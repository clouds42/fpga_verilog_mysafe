==> flow/design.v <==
module debounce (clk,rst,key,key_pulse);
	input clk; 
	input rst; 
	input key; 
	output key_pulse; 
	reg key_1st_pre; 
	reg key_1st_now; 
	wire key_edge; 
	always@(posedge clk or negedge rst)begin
		if(!rst)begin
			key_1st_pre <= 1'b1; 
			key_1st_now <= 1'b1;
		end
		else begin
			key_1st_now <= key; 
			key_1st_pre <= key_1st_now; 
		end
	end
	assign key_edge = key_1st_pre & (~key_1st_now); 
	reg [17:0] cnt; 
	always@(posedge clk or negedge rst)begin
		if(!rst)
			cnt <= 18'h0;
		else if(key_edge) 
			cnt <= 18'h0;
		else 
			cnt <= cnt + 1'h1;
	end
	reg key_2nd_pre; 
	reg key_2nd_now;
	always@(posedge clk or negedge rst)begin
		if(!rst)
			key_2nd_now <= 1'b1;
		else if(cnt==18'h3ffff) 
			key_2nd_now <= key; 
	end
	always@(posedge clk or negedge rst)begin
		if(!rst)
			key_2nd_pre <= 1'b1;
		else
			key_2nd_pre <= key_2nd_now;
	end
	assign key_pulse = key_2nd_pre & (~key_2nd_now); 
endmodule
module pwd(clk,rst,key_cfm,sw_pwd,led,sega,segb);
	input clk; 
	input rst; 
	input key_cfm; 
	input [3:0] sw_pwd; 
	output [1:0] led; 
	output [8:0] sega; 
	output [8:0] segb; 
	parameter password = 4'b1001; 
	reg [1:0] sgn; 
	reg [8:0] seg [3:0]; 
	reg [8:0] seg_data [1:0]; 
	reg [1:0] cnt; 
	reg lock; 
	wire cfm_dbs; 
	initial begin 
	seg[0] <= 9'h3f; 
	seg[1] <= 9'h06; 
	seg[2] <= 9'h5b; 
	seg[3] <= 9'h4f; 
	seg_data[0] <= 9'h3f; 
	seg_data[1] <= 9'h3f;
	cnt <= 2'b11; 
	end
	always @ (posedge clk or negedge rst) 
	begin
		if(!rst)begin 
			sgn <= 2'b11; 
			seg_data[0] <= seg[3]; 
			seg_data[1] <= seg[0]; 
			cnt <= 2'b11; 
			lock <= 1'b1; 
			end
		else if(cfm_dbs && lock)begin 
			if(sw_pwd == password)begin 
				sgn <= 2'b10; 
				seg_data[0] <= 9'h40; 
				seg_data[1] <= 9'h40; 
				lock <= 0; 
				end
			else if(cnt == 2'b11)begin
				sgn <= 2'b01; 
				seg_data[0] <= seg[2]; 
				cnt <= 2'b10; 
				end
			else if(cnt == 2'b10) begin
				sgn <= 2'b01; 
				seg_data[0] <= seg[1]; 
				cnt <= 2'b01; 
				end
			else if(cnt == 2'b01)begin
				sgn <= 2'b00; 
				seg_data[0] <= seg[0]; 
				lock <= 0; 
				end
			end
	end
	assign led = sgn; 
	assign sega = seg_data[0]; 
	assign segb = seg_data[1]; 
	debounce key_cfm_dbs ( 
		.clk (clk),
		.rst (rst),
		.key (key_cfm),
		.key_pulse (cfm_dbs));
endmodule
-- From RTL to reports: pwd
Tool output for the design above, in the order of the flow.
Lines are those of the file above, counted from 1.
Operators carry their Yosys type and port widths (W data, S select, Z words).
Library cell names are shortened.
A cell with - has no value.
- top: pwd
- clock: clk
- library: sky130hd
- library corner: tt_025C_1v80

-- Word level
Yosys after proc, flatten, opt, wreduce and memory -nomap, before mapping. Print and check cells are not counted. Equal cells are merged and count once.
Yosys's memory passes give these memory sizes; they may raise the number of words (mostly to a power of two), join words into wider ones and drop unused or constant bits.
- noted bits in latches: 0
- noted bits in writable memories: 0
- noted word-level cells: 46
- noted bits in registers: 45
- memory cells at 1
- bits of input ports at 7
- noted memory bits (read-only): 24
- noted output and inout port bits: 20
- div/mod/pow operators: 0
- noted equality and inequality tests: 7
- noted order comparisons: 0
- reduce/logical cells at 8
- mux-type cells: 14
- noted bitwise operators: 5
- shift-type cells: 0
- add/sub/neg operators: 1
- noted multiply operators: 0
- memories (name ; depth ; width ; RTL line ; source):
    seg ; 4 ; 6 ; 55 ; reg [8:0] seg [3:0];
- operator list (operator ; number):
    $mux W9 ; 3
    $add A18 B1 Y18 const B ; 1
    $eq A18 B18 Y1 const B ; 1
    $mux W18 ; 1
    $mux W2 ; 6
    $eq A2 B2 Y1 const B ; 2
    $ne A2 B2 Y1 const B ; 2
    $reduce_and A2 Y1 ; 2
    $reduce_bool A2 Y1 ; 2
    $eq A4 B4 Y1 const B ; 1
    $reduce_and A4 Y1 ; 1
    $reduce_bool A4 Y1 ; 1
    $mux W1 ; 4
    $not A1 Y1 ; 3
    $reduce_and A3 Y1 ; 1
    $and A1 B1 Y1 ; 2
    $eq A2 B1 Y1 const B ; 1
    $logic_and A1 B1 Y1 ; 1

-- Depth
Depth = most cells in a row (Yosys ltp): at word level without a register or memory, in the mapped netlist without a sequential cell, where the memories' decode and read muxes count.
- word-level depth at 5
- noted ABC_AREA: 0
- noted mapped depth: 6
- depth with buffers taken out: 6

-- Mapped cells and area
The flow's flattened synthesis, as Yosys stat reports it; memories are mapped. The netlist is that of the ABC_AREA named above (0 if unset); the other value can give another one.
- area of sequential cells at 0.0008671 sq mm
- synthesis area: 0.0016641 sq mm
- mapped flip-flops: 34
- noted buffer cells: 15
- mapped cells: 165
- cells by type (cell type ; number ; area in all (sq um)):
    dfrtp_1 ; 21 ; 525.504
    dfstp_2 ; 13 ; 341.578
    buf_4 ; 11 ; 82.579
    ha_1 ; 5 ; 62.56
    nand2_1 ; 15 ; 56.304
    a21oi_1 ; 11 ; 55.053
    nor2_1 ; 13 ; 48.797
    xnor2_1 ; 5 ; 43.792
    xor2_1 ; 4 ; 35.034
    inv_1 ; 8 ; 30.029
    mux2i_1 ; 3 ; 30.029
    o21ai_0 ; 6 ; 30.029
    nand3_1 ; 5 ; 25.024
    nor3_1 ; 5 ; 25.024
    or3_1 ; 4 ; 25.024
    and3_1 ; 3 ; 18.768
    nor2b_1 ; 3 ; 18.768
    a31o_2 ; 2 ; 17.517
Other cell types: 21; their cells: 28.
By module: a second synthesis without flattening, with its own total; a netlist apart from the flattened one above.
- noted cells (unflattened synthesis): 160
- noted area (unflattened synthesis): 0.0017617 sq mm
Rows give one instance, submodules left out.
- by module (module ; area (sq mm) ; times used ; sequential area (sq mm) ; cells):
    debounce ; 0.0010635 ; 1 ; 0.0005555 ; 97
    pwd ; 0.0006982 ; 1 ; 0.0003115 ; 63

-- Worst setup path after synthesis
OpenSTA on the mapped netlist: ideal clock, no wires. The path of least setup slack (recovery checks aside). Input and output delay are each 20% of the period. Register names are those of the netlist, which keeps one name where synthesis merged equal registers.
- kind: flip-flop to flip-flop
- start point: register key_cfm_dbs.cnt[0]
- end point: register key_cfm_dbs.key_2nd_now
- path buffers at 1
- setup slack: 0.266 ns
- noted stages on the path: 7
- noted library setup time: 0.082 ns
- time at the first pin at 0.000 ns
- noted required time: 2.058 ns
- noted arrival time: 1.792 ns
- noted path delay: 1.874 ns
- clock period: 2.14 ns
- noted synthesis period reached: 1.874 ns
"path delay" = arrival - input delay + setup time.
"stages on the path" counts driving pins, that of a launching flip-flop among them; a cell with two outputs on the path counts twice.
"synthesis period reached" is the clock period less the worst setup slack; recovery checks do not enter. This is arithmetic on one report: input and output delays are still those of the set period (20% each).
The rows between start and end are the longest chain of elaborated cells between them; the timing report does not say that the signal goes this way. Where chains are equally long, one stands for them.
Each line given opens the expression or statement behind the cell; cells for indexed reads and writes are added by Yosys, which also makes memories of some case tables.
A register here has more assigning lines than the two given.
- path through: dfrtp_1 > ha_1 > nand3_1 > or4_1 > buf_2 > nor3b_1 > mux2_2
- length of the longest elaborated chain: 1
- noted elaborated cells on any way between the ends: 1
- noted RTL lines with such cells: 1
- those cells by class: eq/ne (1)
- RTL lines, path after synthesis (what ; RTL line ; source):
    from (decl) ; 20 ; reg [17:0] cnt;
    from (assign) ; 23 ; cnt <= 18'h0;
    from (assign) ; 27 ; cnt <= cnt + 1'h1;
    $eq A18 B18 Y1 ; 34 ; else if(cnt==18'h3ffff)
    to (assign) ; 33 ; key_2nd_now <= 1'b1;
    to (assign) ; 35 ; key_2nd_now <= key;
    to (decl) ; 30 ; reg key_2nd_now;

-- Path in the finished layout
Path of least setup slack in the final report of stored run 1 (OpenROAD, finished layout, wires in). Where an end is a register, its clock arrival counts in the times.
- kind: flip-flop to flip-flop
- start point: register key_cfm_dbs.cnt[1]
- end point: register key_cfm_dbs.key_2nd_now
- noted arrival time: 1.94 ns
- path buffers at 0
- noted stages on the path: 6
- noted library setup time: 0.07 ns
- time at the first pin at 0.27 ns
- setup slack: -0.07 ns
- noted required time: 1.86 ns
- clock period: 1.66 ns
The rows between start and end are the longest chain of elaborated cells between them; the timing report does not say that the signal goes this way. Where chains are equally long, one stands for them.
A register here has more assigning lines than the two given.
- path through: dfrtp_1 > ha_4 > nand3_2 > or4_4 > nor3b_2 > mux2_4
- length of the longest elaborated chain: 1
- noted elaborated cells on any way between the ends: 1
- noted RTL lines with such cells: 1
- those cells by class: eq/ne (1)
- RTL lines, path after layout (what ; RTL line ; source):
    from (decl) ; 20 ; reg [17:0] cnt;
    from (assign) ; 23 ; cnt <= 18'h0;
    from (assign) ; 27 ; cnt <= cnt + 1'h1;
    $eq A18 B18 Y1 ; 34 ; else if(cnt==18'h3ffff)
    to (assign) ; 33 ; key_2nd_now <= 1'b1;
    to (assign) ; 35 ; key_2nd_now <= key;
    to (decl) ; 30 ; reg key_2nd_now;

Wiki page: pwd / flow data

Design pwd on sky130hd. What follows are 2 stored runs of the flow, each under its own settings; their order means nothing. The constraints put input and output delay at 20% of the set period each and load the outputs with 0.01 pF.
By "achieved clock period" is meant the clock period of the run minus its worst setup slack. This is arithmetic on one report: input and output delays are still those of the set period (20% each).
"critical setup path time" is the time allowed to the run's worst setup path (the clock period less input and output delay, where it has them) less its slack. Clock arrival times count: a late capture clock shortens it, a late launch clock lengthens it.
"total power after layout": no workload was simulated; the value follows from the tool's default switching activity.

Stored run 1
Settings were period_ns = 1.66; CORE_UTILIZATION = 40; PLACE_DENSITY_LB_ADDON = 0.25; CORE_MARGIN = 8; CELL_PAD_IN_SITES_GLOBAL_PLACEMENT = 2; CAP_MARGIN = 30; SLEW_MARGIN = 20
- noted the worst slack on setup checks: -0.072 ns
- achieved clock period: 1.732 ns
- noted the final setup TNS: -0.072 ns
- total power after layout: 1.716 mW
- noted the standard-cell area after layout: 0.0021558 sq mm
- final design utilization: 0.539
- noted the final worst hold slack: 0.374 ns
- critical setup path time at 1.73 ns
- type of the worst setup path: flip-flop to flip-flop
- noted the total die area: 0.0064802 sq mm
- netlist area reported by Yosys at 0.0016641 sq mm

Stored run 2
Settings were period_ns = 3.19; CORE_UTILIZATION = 23; SETUP_SLACK_MARGIN = 0.21; PLACE_DENSITY_LB_ADDON = 0.19; CORE_ASPECT_RATIO = 1.84; CORE_MARGIN = 7; CELL_PAD_IN_SITES_GLOBAL_PLACEMENT = 2; TNS_END_PERCENT = 10; GPL_TIMING_DRIVEN = 1; CTS_CLUSTER_SIZE = 56; SLEW_MARGIN = 20; MIN_ROUTING_LAYER = met2; MAX_ROUTING_LAYER = met4; CAP_MARGIN = 20
- noted the worst slack on setup checks: 1.143 ns
- achieved clock period: 2.047 ns
- noted the final setup TNS: 0.000 ns
- total power after layout: 1.026 mW
- noted the standard-cell area after layout: 0.0020607 sq mm
- final design utilization: 0.298
- noted the final worst hold slack: 0.374 ns
- critical setup path time at 2.05 ns
- type of the worst setup path: flip-flop to flip-flop
- noted the total die area: 0.0099241 sq mm
- netlist area reported by Yosys at 0.0016641 sq mm
